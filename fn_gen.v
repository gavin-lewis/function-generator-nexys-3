==> flow/design.v <==
module fn_gen(input m_rst,m_clk,	 
			input [6:0]delay,
			input set_freq, 
			output reg start_pulse,stop_pulse
			);
parameter pulse_width = 10;  
reg [31:0]count_reg;
reg [6:0]delay_lock;
wire [31:0]repeat_rate;
assign repeat_rate=set_freq ? 999999 : 499999;   
initial 
begin
count_reg <= 0;
start_pulse <= 0;
stop_pulse <= 0;
delay_lock <= 0;
end
always @(posedge m_clk or posedge m_rst) 
begin
    if (m_rst)               
		begin
        count_reg <= 0;
        start_pulse <= 0; stop_pulse <= 0;
		end 
	else 
		begin
		delay_lock<=delay;
        if (count_reg < repeat_rate) count_reg <= count_reg + 1;else count_reg <= 0; 
		if((count_reg >=1) & (count_reg <=pulse_width)) start_pulse <= 1; else start_pulse <= 0;     
		if((count_reg >=delay_lock+1) & (count_reg <=delay_lock+pulse_width)) 
		      stop_pulse <= 1; else stop_pulse <= 0;    
		end
end
endmodule
## From RTL to reports: fn_gen

Tool output for the design above, in the order of the flow.
Lines are those of the file above, counted from 1.
Cell names lack the library's common part.
The mark -- stands for no value.

| design | value |
|---|---|
| top | fn_gen |
| clock | m_clk |
| standard-cell library | sky130hd |
| corner | tt_025C_1v80 |

## Elaborated design

Yosys after proc, flatten, opt, wreduce and memory -nomap, before mapping. Enables and synchronous resets that opt folds into registers are not counted as muxes. Memory bits, and registers merged into a memory's read port (data or address), are not among the register bits. Print and check cells are not counted. Equal cells are merged and count once.

| operators by class | value |
|---|---|
| add/sub/neg operators | 3 |
| $lt $le $gt $ge | 5 |
| mux-type cells | 4 |
| bitwise logic cells | 2 |

Operators with widths:

| cell | number |
|---|---|
| 32-bit by 1-bit adder with 32-bit output with constant B | 1 |
| 32-bit by 1-bit >= comparator with 1-bit output with constant B | 1 |
| 32-bit by 20-bit less-than comparator with 1-bit output | 1 |
| 32-bit by 4-bit <= comparator with 1-bit output with constant B | 1 |
| 32-bit by 8-bit >= comparator with 1-bit output | 1 |
| 32-bit by 8-bit <= comparator with 1-bit output | 1 |
| 32-bit two-way mux | 1 |
| 20-bit two-way mux | 1 |
| 7-bit by 1-bit adder with 8-bit output with constant B | 1 |
| 7-bit by 4-bit adder with 8-bit output with constant B | 1 |
| 1-bit AND | 2 |
| 1-bit two-way mux | 2 |

| storage and ports | value |
|---|---|
| bits in registers | 41 |
| input port bits | 10 |
| output and inout port bits | 2 |
| word-level cells | 18 |

## Depth

Yosys ltp: most cells in a row. Word level: on the elaborated netlist, between registers, memories and ports. Mapped: between sequential cells and ports; inverters and the memories' decode and read muxes count.

| logic depth | value |
|---|---|
| depth in word-level cells | 4 |
| ABC_AREA | 0 |
| mapped depth | 9 |
| mapped depth without buffers | 9 |

## After synthesis

Source: synth_stat.txt of the flow (Yosys; design flattened, memories mapped). It holds for the ABC_AREA given above (unset counts as 0); a run with the other value may have another netlist.
Totals and module areas in this step are rounded.

Cell types:

| cell type | number | total area (um2) |
|---|---|---|
| dfrtp_1 | 34 | 850.816 |
| ha_1 | 29 | 362.848 |
| edfxtp_1 | 7 | 210.202 |
| xor2_1 | 21 | 183.926 |
| nor2_1 | 28 | 105.101 |
| xnor2_1 | 7 | 61.309 |
| nand4_1 | 9 | 56.304 |
| nand3_1 | 11 | 55.053 |
| and3_1 | 7 | 43.792 |
| a21oi_1 | 8 | 40.038 |
| buf_6 | 3 | 33.782 |
| nand2_1 | 9 | 33.782 |
| nor4_1 | 5 | 31.28 |
| inv_1 | 8 | 30.029 |
| o211ai_1 | 4 | 30.029 |
| a2111oi_4 | 1 | 27.526 |
| o21ai_0 | 5 | 25.024 |
| and4_1 | 2 | 17.517 |

Other cell types: 15; their cells: 19.

| synthesis totals | value |
|---|---|
| cell count | 217 |
| synthesis area | 2330 um2 |
| sequential part of the area | 1060 um2 |
| mapped flip-flops | 41 |
| buffer cells | 5 |

## Timing after synthesis

OpenSTA on the mapped netlist: ideal clock, no wires. The path of least setup slack (recovery checks aside). Input and output delay are each 20% of the period. Register names are those of the netlist, which keeps one name where synthesis merged equal registers.

| path post-synthesis | value |
|---|---|
| path kind | register to register |
| start | reg count_reg[1] |
| end | reg count_reg[5] |
| clock period | 2140 ps |
| setup time | 72 ps |
| launch time at the first pin | 0 ps |
| arrival time | 2044 ps |
| data required time | 2068 ps |
| slack | 23 ps |
| path delay | 2116 ps |
| stages | 9 |
| buffers on the path | 2 |
| period reached after synthesis | 2117 ps |

"path delay" = arrival - input delay + setup time.
"stages": output pins that drive a net of the path, with the launching flip-flop's if there is one; two outputs of one cell count as two.
"period reached after synthesis" = period - worst setup slack (recovery checks aside). The figure is calculated, with input and output delays left at 20% of the set period.
The rows between start and end are the longest chain of elaborated cells between them; the timing report does not say that the signal goes this way. Where chains are equally long, one stands for them.
Each line given opens the expression or statement behind the cell; cells for indexed reads and writes are added by Yosys, which also makes memories of some case tables.

| between the ends, post-synthesis | value |
|---|---|
| path through | dfrtp_1 -> ha_1 -> and4_1 -> buf_6 -> a2111oi_4 -> o211ai_1 -> a311o_1 -> buf_6 -> nor2_1 |
| cells in the longest elaborated chain | 2 |
| elaborated cells between the ends (all ways) | 3 |
| RTL lines with such cells | 1 |
| those cells by class | add/sub: 1; compare: 1; mux: 1 |

Ends and longest elaborated chain, post-synthesis:

| what | RTL line | source |
|---|---|---|
| start, declared | 7 | `reg [31:0]count_reg;` |
| start, assigned | 22 | `count_reg <= 0;` |
| start, assigned | 28 | `if (count_reg < repeat_rate) count_reg <= count_reg + 1;else count_reg <= 0;` |
| 32-bit by 1-bit adder with 32-bit output | 28 |  |
| 32-bit two-way mux | 28 |  |
| end, assigned | 22 |  |
| end, assigned | 28 |  |
| end, declared | 7 |  |

## Timing after layout

Path of least setup slack in the final report of entry A (OpenROAD, finished layout, wires in). Where an end is a register, its clock arrival counts in the times.
The path's times are printed in steps of 10 ps; the period is the one set.

| path post-layout | value |
|---|---|
| path kind | register to register |
| start | reg count_reg[1] |
| end | reg count_reg[20] |
| clock period | 1690 ps |
| setup time | 60 ps |
| launch time at the first pin | 290 ps |
| arrival time | 2370 ps |
| data required time | 1920 ps |
| slack | -450 ps |
| stages | 9 |
| buffers on the path | 2 |

The rows between start and end are the longest chain of elaborated cells between them; the timing report does not say that the signal goes this way. Where chains are equally long, one stands for them.

| between the ends, post-layout | value |
|---|---|
| path through | dfrtp_2 -> ha_4 -> and4_1 -> buf_6 -> a2111oi_4 -> o211ai_1 -> a311o_2 -> buf_6 -> nor2_2 |
| cells in the longest elaborated chain | 2 |
| elaborated cells between the ends (all ways) | 3 |
| RTL lines with such cells | 1 |
| those cells by class | add/sub: 1; compare: 1; mux: 1 |

Ends and longest elaborated chain, post-layout:

| what | RTL line | source |
|---|---|---|
| start, declared | 7 | `reg [31:0]count_reg;` |
| start, assigned | 22 | `count_reg <= 0;` |
| start, assigned | 28 | `if (count_reg < repeat_rate) count_reg <= count_reg + 1;else count_reg <= 0;` |
| 32-bit by 1-bit adder with 32-bit output | 28 |  |
| 32-bit two-way mux | 28 |  |
| end, assigned | 22 |  |
| end, assigned | 28 |  |
| end, declared | 7 |  |

Ticket comment

Module fn_gen, platform sky130hd: 2 stored runs of the flow (Yosys, OpenROAD) with differing settings, in no particular order. Input and output delays are each 20% of the period that was set; the output load is 0.01 pF.
By "reached clock period" is meant the clock period of the run minus its worst setup slack. This is arithmetic on one report: input and output delays are still those of the set period (20% each).
"critical setup path time": the worst setup path's part of the clock period (all of it between registers, 20% less for each end at a port) less its slack. A launch clock that arrives late makes it longer, a capture clock that arrives late makes it shorter.
"total design power" rests on the timing tool's default activity at the inputs, not on a simulated workload.
"critical setup path time" is given in steps of 10 ps.
The measured numbers are rounded.

#### Entry A

| setting | value |
|---|---|
| period_ns | `1.69` |
| CORE_UTILIZATION | `39` |
| PLACE_DENSITY_LB_ADDON | `0.06` |
| TNS_END_PERCENT | `75` |
| ABC_AREA | `0` |
| GPL_TIMING_DRIVEN | `0` |
| MIN_ROUTING_LAYER | `met1` |
| MAX_ROUTING_LAYER | `met5` |
| CAP_MARGIN | `20` |
| CORE_MARGIN | `2` |
| SLEW_MARGIN | `20` |

| result | value |
|---|---|
| reached clock period | 2140 ps |
| utilization after layout | 50.0% |
| total design power | 2020 µW |
| worst setup slack after layout | -450 ps |
| area of the die | 6610 um2 |
| chip area after synthesis (Yosys) | 2330 um2 |
| standard-cell area after routing | 2920 um2 |
| critical setup path time | 2140 ps |
| critical path type | register to register |
| sum of negative setup slack | -9120 ps |

#### Entry B

| setting | value |
|---|---|
| period_ns | `3.33` |
| CORE_UTILIZATION | `61` |
| SETUP_SLACK_MARGIN | `-0.04` |
| PLACE_DENSITY_LB_ADDON | `0.09` |
| HOLD_SLACK_MARGIN | `0.06` |
| CORE_ASPECT_RATIO | `0.69` |
| CELL_PAD_IN_SITES_GLOBAL_PLACEMENT | `2` |
| ABC_AREA | `0` |
| GPL_ROUTABILITY_DRIVEN | `0` |
| CAP_MARGIN | `20` |
| CORE_MARGIN | `2` |
| SLEW_MARGIN | `20` |

Stopped before the end: placement reported FLW-0024.
